==> flow/design.v <==
module avr109 (
	       input rst,
	       input clk,
	       input rxd,
	       output txd,
	       output intercept_mode,
	       output prog_mode,
	       output[15:0] prog_addr,
	       output[15:0] prog_data,
	       input[15:0] prog_data_in,
	       output prog_low,
	       output prog_high,
	       output[7:0] debug
	       );
   parameter CLK_FREQUENCY = 1560000;
   parameter BAUD_RATE = 9600;
   parameter VERSION_HIGH = "1";
   parameter VERSION_LOW = "0";
   reg 	     tx_avail_d, tx_avail_q;
   reg [7:0] tx_data_d, tx_data_q;
   reg [4:0] state_d, state_q;
   reg [7:0] cnt_d, cnt_q;
   reg [15:0] addr_d, addr_q;
   reg 	      prog_strobe;
   reg        prog_mode_d, prog_mode_q;
   wire       tx_ready;
   wire       rx_avail;
   wire [7:0] rx_data;
   wire       rx_enabled;
   wire       send_ok;
   assign     prog_addr = {1'b0,addr_q[15:1]};
   assign     prog_data = {rx_data,rx_data};
   assign     prog_mode = prog_mode_q;
   assign     prog_low = prog_strobe & ~addr_q[0];
   assign     prog_high = prog_strobe & addr_q[0];
   assign     send_ok = tx_ready & ~tx_avail_q;
   assign debug = {intercept_mode, rxd, txd, state_q};
   localparam STATE_INACTIVE    = 0;
   localparam STATE_ATTACHING   = 1;
   localparam STATE_IDLE        = 2;
   localparam STATE_BAD_COMMAND = 3;
   localparam STATE_GET_V_HIGH  = 4;
   localparam STATE_GET_V_LOW   = 5;
   localparam STATE_SEND_Y      = 6;
   localparam STATE_GET_BS_Y    = 7;
   localparam STATE_GET_BS_HI   = 8;
   localparam STATE_GET_BS_LO   = 9;
   localparam STATE_SEND_00     = 10;
   localparam STATE_IGNORE_DATA = 11;
   localparam STATE_ACK_CMD     = 12;
   localparam STATE_SET_ADDR_HI = 13;
   localparam STATE_SET_ADDR_LO = 14;
   localparam STATE_SET_CNT_HI  = 16;
   localparam STATE_SET_CNT_LO  = 17;
   localparam STATE_CHECK_FLASH = 18;
   localparam STATE_PROG_GET    = 19;
   localparam STATE_PROG_PUT    = 20;
   localparam STATE_EXIT1       = 21;
   localparam STATE_EXIT2       = 22;
   localparam STATE_SET_CNT_HI2  = 24;
   localparam STATE_SET_CNT_LO2  = 25;
   localparam STATE_CHECK_FLASH2 = 26;
   localparam STATE_READ_GET    = 27;
   localparam STATE_READ_PUT    = 28;
	assign     intercept_mode = (state_q >= STATE_IDLE);
   avr109tx #(.CLK_FREQUENCY(CLK_FREQUENCY), .BAUD_RATE(BAUD_RATE))
            avr109tx_inst(.rst(rst), .clk(clk),
			  .tx_data(tx_data_q), .tx_avail(tx_avail_q),
			  .txd(txd), .tx_ready(tx_ready));
   avr109rx #(.CLK_FREQUENCY(CLK_FREQUENCY), .BAUD_RATE(BAUD_RATE))
            avr109rx_inst(.rst(rst), .clk(clk),
			  .rx_data(rx_data), .rx_avail(rx_avail),
			  .rxd(rxd), .rx_enabled(rx_enabled));
   assign rx_enabled = 1'b1;
   always @(*) begin
      tx_avail_d = 0;
      tx_data_d = 8'h00;
      state_d = state_q;
      cnt_d = cnt_q;
      addr_d = addr_q;
      prog_strobe = 1'b0;
      prog_mode_d = prog_mode_q;
      case (state_q)
	STATE_INACTIVE: begin
	   cnt_d = 0;
	   prog_mode_d = 0;
	   if (rx_avail & (rx_data == 8'h1b))
	     state_d = STATE_ATTACHING;
	end
	STATE_ATTACHING: begin
	   if (rx_avail) begin
	      if (rx_data != ((cnt_q&1)? 8'h1b : 8'haa))
		state_d = STATE_INACTIVE;
	      else begin
		 cnt_d[2:0] = cnt_q[2:0] + 1;
		 if (cnt_q[2:0] == 5)
		   state_d = STATE_IDLE;
	      end
	   end
	end
	STATE_IDLE: begin
	   if (rx_avail) begin
	      case (rx_data)
		8'h0a, 8'h1b: ;
		8'h41: state_d = STATE_SET_ADDR_HI;
		8'h42: state_d = STATE_SET_CNT_HI;
		8'h45: state_d = STATE_EXIT1;
		8'h4c: begin
		   prog_mode_d = 1'b0;
		   state_d = STATE_ACK_CMD;
		end
		8'h50: begin
		   prog_mode_d = 1'b1;
		   state_d = STATE_ACK_CMD;
		end
		8'h54: state_d = STATE_IGNORE_DATA;
		8'h56: state_d = STATE_GET_V_HIGH;
		8'h61: state_d = STATE_SEND_Y;
		8'h62: state_d = STATE_GET_BS_Y;
		8'h67: state_d = STATE_SET_CNT_HI2;
		8'h74: state_d = STATE_SEND_00;
		default: state_d = STATE_BAD_COMMAND;
	      endcase  
	   end
	end
	STATE_BAD_COMMAND: begin
	   if (send_ok) begin
	      tx_data_d = 8'h3f;
	      tx_avail_d = 1'b1;
	      state_d = STATE_IDLE;
	   end
	end
	STATE_GET_V_HIGH: begin
	   if (send_ok) begin
	      tx_data_d = VERSION_HIGH;
	      tx_avail_d = 1'b1;
	      state_d = STATE_GET_V_LOW;
	   end
	end
	STATE_GET_V_LOW: begin
	   if (send_ok) begin
	      tx_data_d = VERSION_LOW;
	      tx_avail_d = 1'b1;
	      state_d = STATE_IDLE;
	   end
	end
	STATE_SEND_Y: begin
	   if (send_ok) begin
	      tx_data_d = 8'h59;
	      tx_avail_d = 1'b1;
	      state_d = STATE_IDLE;
	   end
	end
	STATE_GET_BS_Y: begin
	   if (send_ok) begin
	      tx_data_d = 8'h59;
	      tx_avail_d = 1'b1;
	      state_d = STATE_GET_BS_HI;
	   end
	end
	STATE_GET_BS_HI: begin
	   if (send_ok) begin
	      tx_data_d = 8'h00;
	      tx_avail_d = 1'b1;
	      state_d = STATE_GET_BS_LO;
	   end
	end
	STATE_GET_BS_LO: begin
	   if (send_ok) begin
	      tx_data_d = 8'hff;
	      tx_avail_d = 1'b1;
	      state_d = STATE_IDLE;
	   end
	end
	STATE_SEND_00: begin
	   if (send_ok) begin
	      tx_data_d = 8'h00;
	      tx_avail_d = 1'b1;
	      state_d = STATE_IDLE;
	   end
	end
	STATE_IGNORE_DATA: begin
	   if (rx_avail)
	     state_d = STATE_ACK_CMD;
	end
	STATE_ACK_CMD: begin
	   if (send_ok) begin
	      tx_data_d = 8'h0d;
	      tx_avail_d = 1'b1;
	      state_d = STATE_IDLE;
	   end
	end
	STATE_SET_ADDR_HI: begin
	   if (rx_avail) begin
	      addr_d[15:8] = rx_data;
	      state_d = STATE_SET_ADDR_LO;
	   end
	end
	STATE_SET_ADDR_LO: begin
	   if (rx_avail) begin
	      addr_d[7:0] = rx_data;
	      state_d = STATE_ACK_CMD;
	   end
	end
	STATE_SET_CNT_HI: begin
	   if (rx_avail) begin
	      if (rx_data == 0)
		state_d = STATE_SET_CNT_LO;
	      else
		state_d = STATE_BAD_COMMAND;
	   end
	end
	STATE_SET_CNT_LO: begin
	   if (rx_avail) begin
	      cnt_d = rx_data;
	      state_d = STATE_CHECK_FLASH;
	   end
	end
	STATE_CHECK_FLASH: begin
	   if (rx_avail) begin
	      if (rx_data == 8'h46)
		state_d = (cnt_q == 0? STATE_ACK_CMD : STATE_PROG_GET);
	      else
		state_d = STATE_BAD_COMMAND;
	   end
	end
	STATE_PROG_GET: begin
	   if (rx_avail) begin
	      cnt_d = cnt_q - 1;
	      state_d = STATE_PROG_PUT;
	      prog_strobe = 1'b1;
	   end
	end
	STATE_PROG_PUT: begin
	   addr_d = addr_q + 1;
	   state_d = (cnt_q == 0? STATE_ACK_CMD : STATE_PROG_GET);
	end
	STATE_SET_CNT_HI2: begin
	   if (rx_avail) begin
	      if (rx_data == 0)
		state_d = STATE_SET_CNT_LO2;
	      else
		state_d = STATE_BAD_COMMAND;
	   end
	end
	STATE_SET_CNT_LO2: begin
	   if (rx_avail) begin
	      cnt_d = rx_data;
	      state_d = STATE_CHECK_FLASH2;
	   end
	end
	STATE_CHECK_FLASH2: begin
	   if (rx_avail) begin
	      if (rx_data == 8'h46)
		state_d = (cnt_q == 0? STATE_IDLE : STATE_READ_GET);
	      else
		state_d = STATE_BAD_COMMAND;
	   end
	end
	STATE_READ_GET: begin
	   tx_data_d = (addr_q[0]? prog_data_in[15:8]:prog_data_in[7:0]);
	   if (send_ok) begin
	      tx_avail_d = 1'b1;
	      cnt_d = cnt_q - 1;
	      state_d = STATE_READ_PUT;
	   end
	end
	STATE_READ_PUT: begin
	   addr_d = addr_q + 1;
	   state_d = (cnt_q == 0? STATE_IDLE : STATE_READ_GET);
	end
	STATE_EXIT1: begin
	   if (send_ok) begin
	      tx_data_d = 8'h0d;
	      tx_avail_d = 1'b1;
	      state_d = STATE_EXIT2;
	   end
	end
	STATE_EXIT2: begin
	   if (send_ok)
	     state_d = STATE_INACTIVE;
	end
      endcase  
   end
   always @(posedge clk) begin
      if (rst) begin
	 tx_avail_q <= 1'b0;
	 tx_data_q <= 8'h00;
	 state_q <= STATE_INACTIVE;
	 cnt_q <= 0;
	 addr_q <= 0;
	 prog_mode_q <= 1'b0;
      end else begin
	 tx_avail_q <= tx_avail_d;
	 tx_data_q <= tx_data_d;
	 state_q <= state_d;
	 cnt_q <= cnt_d;
	 addr_q <= addr_d;
	 prog_mode_q <= prog_mode_d;
      end
   end
endmodule  
module avr109rx (
		 input rst,
		 input clk,
		 output[7:0] rx_data,
		 output rx_avail,
		 input rxd,
		 input rx_enabled
		 );
   parameter CLK_FREQUENCY = 1000000;
   parameter BAUD_RATE = 19200;
   function integer log2;
      input integer value;
      begin
         value = value-1;
         for (log2=0; value>0; log2=log2+1)
           value = value>>1;
      end
   endfunction
   localparam BAUDDIV = (CLK_FREQUENCY / BAUD_RATE);
   localparam LOG2_BAUDDIV = log2(BAUDDIV);
   reg [7:0] rxshift_d, rxshift_q;
   reg 	     rx_active_d, rx_active_q;
   reg 	     rx_done_d, rx_done_q;
   reg [3:0] rxcnt_d,   rxcnt_q;
   reg [LOG2_BAUDDIV-1:0] rxbaud_d, rxbaud_q;
   assign rx_data = rxshift_q;
   assign rx_avail = rx_done_q;
   always @(*) begin
      rx_active_d = rx_active_q;
      rx_done_d = 1'b0;
      if (rx_active_q) begin
	 rxshift_d = rxshift_q;
	 rxcnt_d = rxcnt_q;
	 if (rxbaud_q == BAUDDIV-1) begin
	    if (rxcnt_q == 9) begin
	       if (rxd) begin
		  rx_active_d = 1'b0;
		  rx_done_d = 1'b1;
	       end
	    end else begin
	       rxshift_d = {rxd, rxshift_q[7:1]};
	       rxcnt_d = rxcnt_q + 1;
	    end
	    rxbaud_d = 0;
	 end else begin
	    rxbaud_d = rxbaud_q + 1;
	 end
      end else begin
	 rxshift_d = {8{1'b0}};
	 rxcnt_d = 0;
	 rxbaud_d = BAUDDIV/2;
	 if (~rxd) begin
	    rx_active_d = 1'b1;
	 end
      end
   end
   always @(posedge clk) begin
      if (rst | ~rx_enabled) begin
	 rxshift_q <= {8{1'b0}};
	 rx_active_q <= 1'b0;
	 rx_done_q <= 1'b0;
	 rxcnt_q <= 0;
	 rxbaud_q <= 0;
      end else begin
	 rxshift_q <= rxshift_d;
	 rx_active_q <= rx_active_d;
	 rx_done_q <= rx_done_d;
	 rxcnt_q <= rxcnt_d;
	 rxbaud_q <= rxbaud_d;
      end
   end
endmodule  
module avr109tx (
		 input rst,
		 input clk,
		 input[7:0] tx_data,
		 input tx_avail,
		 output txd,
		 output tx_ready
		 );
   parameter CLK_FREQUENCY = 1000000;
   parameter BAUD_RATE = 19200;
   function integer log2;
      input integer value;
      begin
         value = value-1;
         for (log2=0; value>0; log2=log2+1)
           value = value>>1;
      end
   endfunction
   localparam BAUDDIV = (CLK_FREQUENCY / BAUD_RATE);
   localparam LOG2_BAUDDIV = log2(BAUDDIV);
   reg [8:0] 		txshift_d, txshift_q;
   reg [3:0] 	   txcnt_d, txcnt_q;
   reg		   tx_active_d, tx_active_q;
   reg [LOG2_BAUDDIV-1:0] txbaud_d, txbaud_q;
   assign txd = txshift_q[0];
   assign tx_ready = ~tx_active_q;
   always @(*) begin
      txshift_d = txshift_q;
      txcnt_d = txcnt_q;
      tx_active_d = tx_active_q;
      txbaud_d = txbaud_q;
      if (tx_active_q) begin
	 if (txbaud_q == BAUDDIV-1) begin
	    txshift_d = {1'b1, txshift_q[8:1]};
	    if (txcnt_q == 9)
	       tx_active_d = 0;
	    txcnt_d = txcnt_q + 1;
	    txbaud_d = 0;
	 end else begin
	    txbaud_d = txbaud_q + 1;
	 end
      end else if (tx_avail) begin
	 txshift_d = {tx_data, 1'b0};
	 txcnt_d = 0;
	 txbaud_d = 0;
	 tx_active_d = 1;
      end
   end
   always @(posedge clk) begin
      if (rst) begin
	 txshift_q <= 9'b111111111;
	 txcnt_q <= 4'b0;
	 tx_active_q <= 1'b0;
	 txbaud_q <= {LOG2_BAUDDIV{1'b0}};
      end else begin
	 txshift_q <= txshift_d;
	 txcnt_q <= txcnt_d;
	 tx_active_q <= tx_active_d;
	 txbaud_q <= txbaud_d;
      end
   end
endmodule  
* Tool chain data of avr109
The steps from the RTL of avr109 to its reports follow in flow order.
Line numbers count from 1 in the design file above.
The mark -- stands for no value.
- Design top :: avr109
- Clock input :: clk
- Cell library :: sky130hd
- Timing corner :: tt_025C_1v80

* Word-level counts
Source: Yosys, flattened and elaborated, memories not mapped. Widths are those after wreduce. Registers that Yosys merges into a memory's read port (data or address) are not register bits. Print and check cells do not count. Equal cells are merged and count once.
- Add/subtract/negate cells :: 7
- Magnitude comparators :: 1
- Equal/unequal tests :: 72
- Muxes and demuxes :: 73
- Bitwise gates (word level) :: 11
- Reduce/logical cells :: 31
** Operators by type and width (count)
- 2-to-1 mux 5 bit :: 27
- case mux 5 bit (select 21 bit) :: 1
- == test 8 x 7 -> 1 bit (second input constant) :: 12
- 2-to-1 mux 8 bit :: 9
- == test 5 bit (second input constant) :: 12
- case mux 8 bit (select 7 bit) :: 1
- case mux 5 bit (select 11 bit) :: 1
- == test 5 x 4 -> 1 bit (second input constant) :: 7
- case mux 8 bit (select 2 bit) :: 2
- != test 2 x 1 -> 1 bit (second input constant) :: 14
- 2-to-1 mux 9 bit :: 3
- AND reduction 22 bit :: 1
- nonzero test 21 bit :: 1
- 2-to-1 mux 7 bit :: 3
- != test 2 bit (second input constant) :: 10
- == test 5 x 3 -> 1 bit (second input constant) :: 4
- case mux 5 bit (select 4 bit) :: 1
- OR reduction 2 bit :: 9
- 2-to-1 mux 6 bit :: 3
- adder 16 x 1 -> 16 bit (second input constant) :: 1
- adder 8 x 1 -> 8 bit (second input constant) :: 2
- == test 8 bit (second input constant) :: 2
- zero test 8 bit :: 2
- 2-to-1 mux 4 bit :: 4
- case mux 3 bit (select 5 bit) :: 1
- 2-to-1 mux 1 bit :: 13
- OR reduction 11 bit :: 1
- == test 5 x 2 -> 1 bit (second input constant) :: 2
Not listed: further kinds 26, cells in them 46.
- Flip-flop bits (word level) :: 83
- Input bits :: 19
- Output and inout port bits :: 45
- Elaborated cells :: 213

* Longest topological paths
Yosys ltp: most cells in a row. Word level: on the elaborated netlist, between registers, memories and ports. Mapped: between sequential cells and ports; inverters and the memories' decode and read muxes count.
- Word-level depth :: 5
- ABC_AREA :: 0
- Gate-level depth with buffers :: 10
- Mapped depth without buffers :: 8

* Mapped cells and area
The flow's flattened synthesis, as Yosys stat reports it; memories are mapped. The netlist is that of the ABC_AREA named above (0 if unset); the other value can give another one.
- Cell count :: 732
- Cell area after synthesis :: 5642.9 um^2
- Sequential part of the area :: 1661.6 um^2
- Flip-flop cells :: 83
- Buffer cells :: 84
** Cells by type
- sky130_fd_sc_hd__dfxtp_1 :: count 83, area in all 1.66E+03 um^2
- sky130_fd_sc_hd__nor2_1 :: count 79, area in all 296.534 um^2
- sky130_fd_sc_hd__nand2_1 :: count 71, area in all 266.506 um^2
- sky130_fd_sc_hd__a21oi_1 :: count 42, area in all 210.202 um^2
- sky130_fd_sc_hd__buf_4 :: count 27, area in all 202.694 um^2
- sky130_fd_sc_hd__o21ai_0 :: count 38, area in all 190.182 um^2
- sky130_fd_sc_hd__ha_1 :: count 13, area in all 162.656 um^2
- sky130_fd_sc_hd__clkbuf_1 :: count 35, area in all 131.376 um^2
- sky130_fd_sc_hd__mux2i_1 :: count 12, area in all 120.115 um^2
- sky130_fd_sc_hd__nand3_1 :: count 24, area in all 120.115 um^2
- sky130_fd_sc_hd__mux2_2 :: count 9, area in all 101.347 um^2
- sky130_fd_sc_hd__a211oi_1 :: count 13, area in all 97.594 um^2
- sky130_fd_sc_hd__xor2_1 :: count 11, area in all 96.342 um^2
- sky130_fd_sc_hd__nor3_1 :: count 19, area in all 95.091 um^2
- sky130_fd_sc_hd__nand2b_1 :: count 14, area in all 87.584 um^2
- sky130_fd_sc_hd__buf_2 :: count 17, area in all 85.082 um^2
- sky130_fd_sc_hd__o211ai_1 :: count 10, area in all 75.072 um^2
- sky130_fd_sc_hd__a22oi_1 :: count 9, area in all 67.565 um^2
Other cell types: 68; their cells: 206.
The figures by module come from a second, unflattened synthesis with its own total; it is not the netlist above.
- Cell total of the unflattened synthesis :: 767
- Area total of the unflattened synthesis :: 5954.5 um^2
Each row is one instance without its submodules.
** By module
- avr109 :: instances 1, cells 537, area 3826.2 um^2, seq. area 780.7 um^2
- avr109tx :: instances 1, cells 132, area 1191.1 um^2, seq. area 440.4 um^2
- avr109rx :: instances 1, cells 98, area 937.1 um^2, seq. area 440.4 um^2

* Worst setup path after synthesis
Source: OpenSTA report_checks on the synthesized netlist (no wires, ideal clock, input and output delay 20% of the period each), path of least setup slack; recovery checks are left aside. Register names are those of the netlist, which keeps one name where synthesis merged equal registers.
- Path kind :: flip-flop to output port
- From :: register state_q[4]
- To :: output port debug[7]
- Clock period :: 2.84 ns
- Output delay :: 0.568 ns
- Time at the first pin :: 0.000 ns
- Arrival :: 1.694 ns
- Required time :: 2.272 ns
- Slack :: 0.578 ns
- Path delay :: 1.694 ns
- Stages :: 6
- Buffers on the path :: 4
- Synthesis period reached :: 2.262 ns
"path delay" = arrival - input delay + setup time.
A path that ends at an output port has no setup time.
"stages" counts driving pins, that of a launching flip-flop among them; a cell with two outputs on the path counts twice.
"synthesis period reached" = period - worst setup slack (recovery checks aside). The figure is calculated, with input and output delays left at 20% of the set period.
Between the ends stands the longest chain of elaborated cells between them, by number of cells; it is not shown to be the way that was timed. Of several equally long chains one is given.
Each line given opens the expression or statement behind the cell; cells for indexed reads and writes are added by Yosys, which also makes memories of some case tables.
- Cells stage by stage :: sky130_fd_sc_hd__dfxtp_1 > sky130_fd_sc_hd__buf_2 > sky130_fd_sc_hd__clkbuf_1 > sky130_fd_sc_hd__clkbuf_1 > sky130_fd_sc_hd__or4_1 > sky130_fd_sc_hd__buf_4
- Length of the longest elaborated chain :: 1
- Elaborated cells on any way between the ends :: 1
- RTL lines with such cells :: 1
- Those cells by class :: 1 x compare
** Ends and longest elaborated chain, after synthesis
- from (decl) :: line 21 : reg [4:0] state_d, state_q;
- from (assign) :: line 289 : state_q <= STATE_INACTIVE;
- from (assign) :: line 296 : state_q <= state_d;
- >= comparator 5 x 2 -> 1 bit :: line 65 : assign intercept_mode = (state_q >= STATE_IDLE);
- to (decl) :: line 13 : output[7:0] debug
Nets of the timed path that keep an RTL name, with a line that drives or declares them; the list need not be complete.
** Named nets, after synthesis (line)
- intercept_mode :: 65

* Timing after layout
From the final timing report of flow run A: the path of least setup slack in the routed layout; clock arrival at registers is part of the times.
- Path kind :: flip-flop to output port
- From :: register state_q[4]
- To :: output port prog_high
- Clock period :: 2.63 ns
- Output delay :: 0.53 ns
- Time at the first pin :: 0.37 ns
- Arrival :: 2.00 ns
- Required time :: 2.10 ns
- Slack :: 0.10 ns
- Stages :: 6
- Buffers on the path :: 2
Between the ends stands the longest chain of elaborated cells between them, by number of cells; it is not shown to be the way that was timed. Of several equally long chains one is given.
- Cells stage by stage :: sky130_fd_sc_hd__dfxtp_2 > sky130_fd_sc_hd__buf_6 > sky130_fd_sc_hd__nand2_1 > sky130_fd_sc_hd__nor3_2 > sky130_fd_sc_hd__and4_1 > sky130_fd_sc_hd__clkdlybuf4s50_1
- Length of the longest elaborated chain :: 3
- Elaborated cells on any way between the ends :: 3
- RTL lines with such cells :: 2
- Those cells by class :: 1 x eq/ne; 1 x mux; 1 x logic
** Ends and longest elaborated chain, after layout
- from (decl) :: line 21 : reg [4:0] state_d, state_q;
- from (assign) :: line 289 : state_q <= STATE_INACTIVE;
- from (assign) :: line 296 : state_q <= state_d;
- == test 5 bit :: line 83 : case (state_q)
- 2-to-1 mux 1 bit :: line 83
- bitwise AND 1 bit :: line 35 : assign     prog_high = prog_strobe & addr_q[0];
- to (decl) :: line 12 : output prog_high,

Appendix: measured runs

avr109 through Yosys and OpenROAD on sky130hd: 2 stored runs, unordered, with their settings and measured results. The constraints put input and output delay at 20% of the set period each and load the outputs with 0.01 pF.
"clock period achieved" is the run's clock period less its worst setup slack. It is reckoned from that one timing run; input and output delays stay at 20% of the period that was set.
By "worst path time" is meant the share of the clock period that the worst setup path is allowed (20% is reserved at inputs, 20% at outputs), minus its slack. Clock arrival times at its registers enter into it.
By "total power of the final layout" is meant OpenSTA's value without simulated activity: inputs other than the clock are taken to toggle once in ten clock periods, and the tool carries that through the logic.

** Flow run A
- Settings :: period_ns=2.63; CORE_UTILIZATION=52; CAP_MARGIN=20; CORE_MARGIN=2; SLEW_MARGIN=20
- Mapped cell area after synthesis :: 5,642.9 um^2
- Die footprint :: 11,700.7 um^2
- Utilization after routing :: 0.615
- Lowest setup slack :: 0.105 ns
- Total power of the final layout :: 0.002235 W
- Clock period achieved :: 2.525 ns
- Worst path time :: 2.00 ns
- Class of the worst setup path :: flip-flop to output port

** Flow run B
- Settings :: period_ns=1.8; CORE_UTILIZATION=47; SETUP_SLACK_MARGIN=-0.06; PLACE_DENSITY_LB_ADDON=0.15; CORE_ASPECT_RATIO=1.78; CORE_MARGIN=9; CELL_PAD_IN_SITES_DETAIL_PLACEMENT=2; GPL_ROUTABILITY_DRIVEN=1; CTS_CLUSTER_SIZE=79; CTS_CLUSTER_DIAMETER=114; CAP_MARGIN=25; SLEW_MARGIN=20
- Outcome :: did not finish, placement stopped with DPL-0033
